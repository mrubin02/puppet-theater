==> flow/design.v <==
`timescale 1ns / 1ps
module Servo_interface (
    input clr,
    input [19:0] pulse_width,
    input  clk,
    output PWM
    );
    wire [19:0] count_max;
    comparator compare(
        .A(count_max),
        .B(pulse_width),
        .PWM(PWM)
        );
    counter count(
        .clr(clr),
        .clk(clk),
        .count(count_max)
        );
endmodule
`timescale 1ns / 1ps
module comparator (
	input [19:0] A,
	input [19:0] B,
	output reg PWM
);
	always @ (A,B)
	begin
	if (A < B)
		begin
		PWM <= 1'b1;
		end
	else 
		begin
		PWM <= 1'b0;
		end
	end
endmodule
`timescale 1ns / 1ps
module counter (
	input clr,
	input clk,
	output reg [19:0]count
);
	always @ (posedge clk)
	begin
		if (clr == 1'b1 || count == 20'd1000000)
			begin
			count <= 20'b0;
			end
		else
			begin
			count <= count + 1'b1;
			end
	end
endmodule
-- From RTL to reports: Servo_interface
The steps from the RTL of Servo_interface to its reports follow in flow order.
Line numbers count from 1 in the design file above.
Operators: Yosys type, input widths -> output width; for muxes data width and select width s.
Cell names lack the library's common part.
A cell with -- has no value.
- design top: Servo_interface
- clock input: clk
- cell library: sky130hd
- timing corner: tt_025C_1v80

-- Elaborated design
Source: Yosys, flattened and elaborated, memories not mapped. Widths are those after wreduce; folded enables and synchronous resets count as part of the registers. Registers that Yosys merges into a memory's read port (data or address) are not register bits. Print and check cells do not count. Equal cells are merged and count once.
- bits in registers: 20
- noted input port bits: 22
- elaborated cells at 6
- add/subtract/negate cells: 1
- noted order comparisons: 1
- eq/ne operators at 1
- mux-type cells at 1
- noted reduce/logical cells: 1
- operators with widths (kind ; number):
    $add 20x1->20 const B ; 1
    $lt 20x20->1 ; 1
    $eq 20x20->1 const B ; 1
    $logic_or 1x1->1 ; 1
    $mux 1 ; 1

-- Longest topological paths
Longest topological path by Yosys (ltp), each cell counted once; first at word level (registers and memories cut), then after technology mapping (sequential cells cut; the memories' decode and read muxes count).
- word-level depth at 2
- noted ABC_AREA: 0
- gate-level depth with buffers: 7
- depth with buffers taken out at 6

-- Netlist
The flow's flattened synthesis, as Yosys stat reports it; memories are mapped. The netlist is that of the ABC_AREA named above (0 if unset); the other value can give another one.
The area totals of this step are shown rounded.
- noted standard cells after synthesis: 171
- noted chip area (Yosys): 1400 um^2
- flip-flop cells: 20
- cells by type (cell ; number ; total area (um^2)):
    dfxtp_1 ; 20 ; 400.384
    ha_1 ; 21 ; 262.752
    inv_1 ; 24 ; 90.086
    xnor2_1 ; 10 ; 87.584
    nor2_1 ; 23 ; 86.333
    a21oi_1 ; 9 ; 45.043
    xor2_1 ; 5 ; 43.792
    nand2_1 ; 11 ; 41.29
    nand3_1 ; 6 ; 30.029
    and4_1 ; 3 ; 26.275
    nand4_1 ; 4 ; 25.024
    nor4_1 ; 4 ; 25.024
    a21o_1 ; 3 ; 22.522
    nand4_4 ; 1 ; 21.27
    nor3_1 ; 4 ; 20.019
    or3_1 ; 3 ; 18.768
    nor4b_1 ; 2 ; 17.517
    o221ai_1 ; 2 ; 17.517
Other cell types: 14; their cells: 16.
By module: a second synthesis without flattening, with its own total; a netlist apart from the flattened one above.
- cell total of the unflattened synthesis at 173
- noted area total of the unflattened synthesis: 1400 um^2
Each row is one instance without its submodules.
- by module (module ; times used ; cells ; area (um^2)):
    counter ; 1 ; 108 ; 950
    comparator ; 1 ; 65 ; 470
    Servo_interface ; 1 ; 0 ; 0.0

-- Path before layout
OpenSTA on the mapped netlist: ideal clock, no wires. The path of least setup slack (recovery checks aside). Input and output delay are each 20% of the period. Register names are those of the netlist, which keeps one name where synthesis merged equal registers.
- kind: input-to-output
- start point: in pulse_width[2]
- end point: out PWM
- clock period at 3560 ps
- input delay: 712 ps
- external output delay: 712 ps
- time at the first pin: 712 ps
- arrival: 1934 ps
- data required time at 2848 ps
- noted setup slack: 914 ps
- noted path delay: 1222 ps
- driving pins on the path at 6
- path buffers at 0
- synthesis period reached: 2646 ps
"path delay" = arrival - input delay + setup time.
A path that ends at an output port has no setup time.
"driving pins on the path" counts driving pins, that of a launching flip-flop among them; a cell with two outputs on the path counts twice.
"synthesis period reached" = period - worst setup slack (recovery checks aside). The figure is calculated, with input and output delays left at 20% of the set period.
Between the ends stands the longest chain of elaborated cells between them, by number of cells; it is not shown to be the way that was timed. Of several equally long chains one is given.
Each line given opens the expression or statement behind the cell; cells for indexed reads and writes are added by Yosys, which also makes memories of some case tables.
- cells stage by stage: inv_1 > ha_1 > a211o_1 > a31oi_1 > o221ai_1 > a221oi_1
- noted length of the longest elaborated chain: 2
- RTL lines, path after synthesis (what ; line ; text):
    from (decl) ; 4 ; input [19:0] pulse_width,
    $lt 20x20->1 ; 28 ; if (A < B)
    $mux 1 ; 28 ;
    to (decl) ; 6 ; output PWM

-- Worst path after layout
From the final timing report of entry A: the path of least setup slack in the routed layout; clock arrival at registers is part of the times.
The path's times are printed in steps of 10 ps; the period is the one set.
- kind: reg-to-output
- start point: reg count.count[2]
- end point: out PWM
- clock period at 1610 ps
- external output delay: 320 ps
- time at the first pin: 260 ps
- arrival: 1870 ps
- data required time at 1290 ps
- noted setup slack: -580 ps
- driving pins on the path at 7
- path buffers at 1
Between the ends stands the longest chain of elaborated cells between them, by number of cells; it is not shown to be the way that was timed. Of several equally long chains one is given.
- cells stage by stage: dfxtp_4 > ha_4 > a211o_1 > a31oi_2 > o221ai_2 > a221oi_2 > buf_2
- noted length of the longest elaborated chain: 2
- RTL lines, path after layout (what ; line ; text):
    from (decl) ; 42 ; output reg [19:0]count
    from (assign) ; 48 ; count <= 20'b0;
    from (assign) ; 52 ; count <= count + 1'b1;
    $lt 20x20->1 ; 28 ; if (A < B)
    $mux 1 ; 28 ;
    to (decl) ; 6 ; output PWM

Module Servo_interface, platform sky130hd: 2 stored runs of the flow (Yosys, OpenROAD) with differing settings, in no particular order. Input and output delays are each 20% of the period that was set; the output load is 0.01 pF.
"clock period reached" = clock period - worst setup slack. The figure is calculated, with input and output delays left at 20% of the set period.
"allowed time less slack (worst setup path)" means the part of the period allowed to the worst setup path (the constraints hold back 20% at inputs and 20% at outputs) less its slack; where the path has registers, the arrival times of their clocks count too.
"total power after layout": no workload was simulated; the value follows from the tool's default switching activity.
"allowed time less slack (worst setup path)" is known to 10 ps.
Measured values are rounded.

Entry A
Settings were period_ns = 1.61; CORE_UTILIZATION = 25; PLACE_DENSITY_LB_ADDON = 0.04; HOLD_SLACK_MARGIN = 0.05; CELL_PAD_IN_SITES_DETAIL_PLACEMENT = 0; TNS_END_PERCENT = 30; GPL_TIMING_DRIVEN = 0; CTS_CLUSTER_SIZE = 17; CAP_MARGIN = 15; MAX_ROUTING_LAYER = met4; CORE_MARGIN = 2; SLEW_MARGIN = 20
- noted the mapped cell area after synthesis: 1400 um^2
- noted the area inside the die boundary: 6200 um^2
- standard-cell area after routing: 2100 um^2
- utilization after routing: 0.38
- noted the setup slack of the worst path: -580 ps
- setup total negative slack at -2600 ps
- worst hold slack in the final report: 480 ps
- total power after layout at 1.0 mW
- clock period reached at 2190 ps
- noted the allowed time less slack (worst setup path): 1870 ps
- kind of the worst setup path: reg-to-output

Entry B
Settings were period_ns = 3.62; CORE_UTILIZATION = 56; PLACE_DENSITY_LB_ADDON = 0.19; HOLD_SLACK_MARGIN = 0.11; CORE_ASPECT_RATIO = 1.93; CELL_PAD_IN_SITES_DETAIL_PLACEMENT = 1; ABC_AREA = 1; GPL_TIMING_DRIVEN = 0; GPL_ROUTABILITY_DRIVEN = 1; CAP_MARGIN = 30; MIN_ROUTING_LAYER = met2; CORE_MARGIN = 2; SLEW_MARGIN = 20
- no final report: placement broke off with DPL-0033
